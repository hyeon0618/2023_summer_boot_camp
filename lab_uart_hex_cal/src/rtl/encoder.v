==> flow/design.v <==
module encoder (
    input clk,
    input n_rst,
    input alu_done,
    input [31:0] cal_res,
    output reg [7:0] uart_out,
    output uout_valid
);
reg [3:0] cnt;
reg [7:0] cal_data;
always @(posedge clk or negedge n_rst)
    if(!n_rst)
        cnt <= 4'h0;
    else begin
        if((cnt == 4'h0) && (alu_done == 1'b1))
            cnt <= cnt + 4'h1;
        else if((cnt > 4'h0) && (cnt < 4'h8))
            cnt <= cnt + 4'h1;
        else if(cnt == 4'h8)
            cnt <= 4'h0;
    end
always @(posedge clk or negedge n_rst)
    if(!n_rst)
        cal_data = 8'h0;
    else begin
        if((cnt == 4'h0) && (alu_done == 1'b1))
            cal_data <= {4'b0, cal_res[3:0]};
        else if(cnt == 4'h1)
            cal_data <= {4'b0, cal_res[7:4]};
        else if(cnt == 4'h2)
            cal_data <= {4'b0, cal_res[11:8]};
        else if(cnt == 4'h3)
            cal_data <= {4'b0, cal_res[15:12]};
        else if(cnt == 4'h4)
            cal_data <= {4'b0, cal_res[19:16]};
        else if(cnt == 4'h5)
            cal_data <= {4'b0, cal_res[23:20]};
        else if(cnt == 4'h6)
            cal_data <= {4'b0, cal_res[27:24]};
        else if(cnt == 4'h7)
            cal_data <= {4'b0, cal_res[31:28]};
    end
always @(posedge clk or negedge n_rst)
    if(!n_rst)
        uart_out <= 8'h0;
    else begin
        if(cal_data == 8'h0)
            uart_out <= 8'h30;
        else if(cal_data == 8'h1)
            uart_out <= 8'h31;
        else if(cal_data == 8'h2)
            uart_out <= 8'h32;
        else if(cal_data == 8'h3)
            uart_out <= 8'h33;
        else if(cal_data == 8'h4)
            uart_out <= 8'h34;
        else if(cal_data == 8'h5)
            uart_out <= 8'h35;
        else if(cal_data == 8'h6)
            uart_out <= 8'h36;
        else if(cal_data == 8'h7)
            uart_out <= 8'h37;
        else if(cal_data == 8'h8)
            uart_out <= 8'h38;
        else if(cal_data == 8'h9)
            uart_out <= 8'h39;
        else if(cal_data == 8'hA)
            uart_out <= 8'h41;
        else if(cal_data == 8'hB)
            uart_out <= 8'h42;
        else if(cal_data == 8'hC)
            uart_out <= 8'h43;
        else if(cal_data == 8'hD)
            uart_out <= 8'h44;
        else if(cal_data == 8'hE)
            uart_out <= 8'h45;
        else if(cal_data == 8'hF)
            uart_out <= 8'h46;       
    end
assign uout_valid = (cnt == 4'h8)? 1'b1 : 1'b0;
endmodule
# Step by step through the tools: encoder
# The steps from the RTL of encoder to its reports follow in flow order.
# Line numbers count from 1 in the design file above.
# Operators carry their Yosys type and port widths (W data, S select, Z words).
# A cell with - has no value.
# design
top	encoder
clock_port	clk
cell_library	sky130hd
lib_corner	tt_025C_1v80

# Word level
# Yosys after proc, flatten, opt, wreduce and memory -nomap, before mapping. Memory bits, and registers merged into a memory's read port (data or address), are not among the register bits. Print and check cells are not counted. Equal cells are merged and count once.
# bits
regBits	20
inputBits	35
out_inout_bits	9
wordCells	64
# op_classes
add_sub_neg	1
cmp	2
equal	23
mux	28
reduce_and_logical	7
# ops
cell	n
$mux W8	24
$eq A8 B4 Y1 const B	8
$eq A8 B3 Y1 const B	4
$reduce_bool A16 Y1	1
$eq A4 B3 Y1 const B	4
$eq A8 B2 Y1 const B	2
$mux W4	3
$eq A4 B2 Y1 const B	2
$eq A8 B1 Y1 const B	1
$logic_not A8 Y1	1
$reduce_bool A8 Y1	1
$add A4 B1 Y4 const B	1
$gt A4 B1 Y1 const B	1
$eq A4 B1 Y1 const B	1
$lt A4 B4 Y1 const B	1
$eq A4 B4 Y1 const B	1
$logic_not A4 Y1	1
$reduce_bool A3 Y1	1
$logic_and A1 B1 Y1	2
$mux W1	1

# Logic depth
# Yosys ltp: most cells in a row. Word level: on the elaborated netlist, between registers, memories and ports. Mapped: between sequential cells and ports; inverters and the memories' decode and read muxes count.
# logic_depth
depth_word	17
abc_area	1
ltp_mapped	13
mapped_depth_nobuf	13

# Synthesis result
# Yosys stat after the flow's synthesis: flattened, memories mapped to cells. It holds for the ABC_AREA given above (unset counts as 0); a run with the other value may have another netlist.
# types
cell	n	area_total_um2
sky130_fd_sc_hd__dfrtp_1	14	350.336
sky130_fd_sc_hd__nand2_1	47	176.419
sky130_fd_sc_hd__inv_1	29	108.854
sky130_fd_sc_hd__o21ai_0	13	65.062
sky130_fd_sc_hd__nor2_1	16	60.058
sky130_fd_sc_hd__nor2_4	5	56.304
sky130_fd_sc_hd__ha_1	4	50.048
sky130_fd_sc_hd__nand3_1	7	35.034
sky130_fd_sc_hd__o21ai_2	3	26.275
sky130_fd_sc_hd__nand4_1	4	25.024
sky130_fd_sc_hd__a21oi_1	4	20.019
sky130_fd_sc_hd__nand2_8	1	20.019
sky130_fd_sc_hd__inv_4	3	18.768
sky130_fd_sc_hd__nand3_4	1	17.517
sky130_fd_sc_hd__buf_4	2	15.014
sky130_fd_sc_hd__buf_6	1	11.261
sky130_fd_sc_hd__nor3_1	2	10.01
sky130_fd_sc_hd__a21oi_2	1	8.758
# Not listed: further types 8, cells in them 9.
# mapped
mapped_cells	166
area_mm2	0.0011323
seq_area_mm2	0.0003503
flip_flops	14
buffers	3

# Timing after synthesis
# Path of least setup slack by OpenSTA after synthesis, without wires, with an ideal clock, recovery checks aside; 20% of the period is set as input and as output delay. Where synthesis merged equal registers, the netlist keeps one of their names.
# synth_timing
path_kind	reg-to-output
startpoint	register cnt[0]
endpoint	output port uout_valid
period_ns	3.31
output_delay_ns	0.662
launch_ns	0.000
arrival_time_ns	1.105
t_required_ns	2.648
slack_ns	1.543
path_delay_ns	1.105
driving_pins	5
synth_period_reached_ns	1.767
# "path_delay_ns" is the arrival time less input delay plus setup time.
# At an output port there is no setup time.
# "driving_pins" counts driving pins, that of a launching flip-flop among them; a cell with two outputs on the path counts twice.
# "synth_period_reached_ns" = period - worst setup slack (recovery checks aside). The figure is calculated, with input and output delays left at 20% of the set period.
# Between the ends stands the longest chain of elaborated cells between them, by number of cells; it is not shown to be the way that was timed. Of several equally long chains one is given.
# A line is the first line of the expression or statement that the cell stems from. Yosys adds cells for indexed reads and writes and turns some case tables into memories.
# A register here has more assigning lines than the two given.
# synth_via
cell_sequence	sky130_fd_sc_hd__dfrtp_1 -> sky130_fd_sc_hd__inv_1 -> sky130_fd_sc_hd__ha_1 -> sky130_fd_sc_hd__inv_1 -> sky130_fd_sc_hd__nor3_1
elab_chain_cells	2
# synth_lines
element	line_no	rtl
from (decl)	9	reg [3:0] cnt;
from (assign)	16	cnt <= cnt + 4'h1;
from (assign)	18	cnt <= cnt + 4'h1;
$eq A4 B4 Y1	80	assign uout_valid = (cnt == 4'h8)? 1'b1 : 1'b0;
$mux W1	80
to (decl)	7	output uout_valid

# Path in the finished layout
# From the final timing report of entry A: the path of least setup slack in the routed layout; clock arrival at registers is part of the times.
# layout_timing
path_kind	reg-to-output
startpoint	register cnt[3]
endpoint	output port uout_valid
period_ns	1.18
output_delay_ns	0.24
launch_ns	0.24
arrival_time_ns	1.31
t_required_ns	0.94
slack_ns	-0.36
driving_pins	5
# Between the ends stands the longest chain of elaborated cells between them, by number of cells; it is not shown to be the way that was timed. Of several equally long chains one is given.
# A register here has more assigning lines than the two given.
# layout_via
cell_sequence	sky130_fd_sc_hd__dfrtp_1 -> sky130_fd_sc_hd__inv_4 -> sky130_fd_sc_hd__buf_4 -> sky130_fd_sc_hd__nor3_4 -> sky130_fd_sc_hd__buf_2
elab_chain_cells	2
# layout_lines
element	line_no	rtl
from (decl)	9	reg [3:0] cnt;
from (assign)	16	cnt <= cnt + 4'h1;
from (assign)	18	cnt <= cnt + 4'h1;
$eq A4 B4 Y1	80	assign uout_valid = (cnt == 4'h8)? 1'b1 : 1'b0;
$mux W1	80
to (decl)	7	output uout_valid

# encoder through Yosys and OpenROAD on sky130hd: 2 stored runs, unordered, with their settings and measured results. The constraints put input and output delay at 20% of the set period each and load the outputs with 0.01 pF.
# "achieved_period_ns": clock period set for the run, less the worst setup slack. It is reckoned from that one timing run; input and output delays stay at 20% of the period that was set.
# "worstPathTime_ns": the worst setup path's part of the clock period (all of it between registers, 20% less for each end at a port) less its slack. A launch clock that arrives late makes it longer, a capture clock that arrives late makes it shorter.
# Among the settings, -- means not set for that run.
run name	period_ns	CORE_UTILIZATION	SETUP_SLACK_MARGIN	PLACE_DENSITY_LB_ADDON	CELL_PAD_IN_SITES_GLOBAL_PLACEMENT	TNS_END_PERCENT	ABC_AREA	GPL_ROUTABILITY_DRIVEN	CTS_CLUSTER_DIAMETER	CAP_MARGIN	MAX_ROUTING_LAYER	CORE_MARGIN	SLEW_MARGIN	GPL_TIMING_DRIVEN	CTS_CLUSTER_SIZE	total_negative_slack_ns	fin_util_pct	synth_area_mm2	design_die_area_mm2	achieved_period_ns	worstPathTime_ns	critical_path_type	cell_area_final_mm2	final_setup_ws_ns
entry A	1.18	16	0.15	0.0	0	85	1	1	189	5	met4	2	20	--	--	-2.889	29.6	0.0011323	0.007766	1.545	1.31	reg-to-output	0.0020207	-0.365
entry B	3.48	45	--	--	--	--	--	--	--	20	met5	2	25	1	60	0.000	63.6	0.0011524	0.0029817	2.712	2.02	reg-to-output	0.0015615	0.768
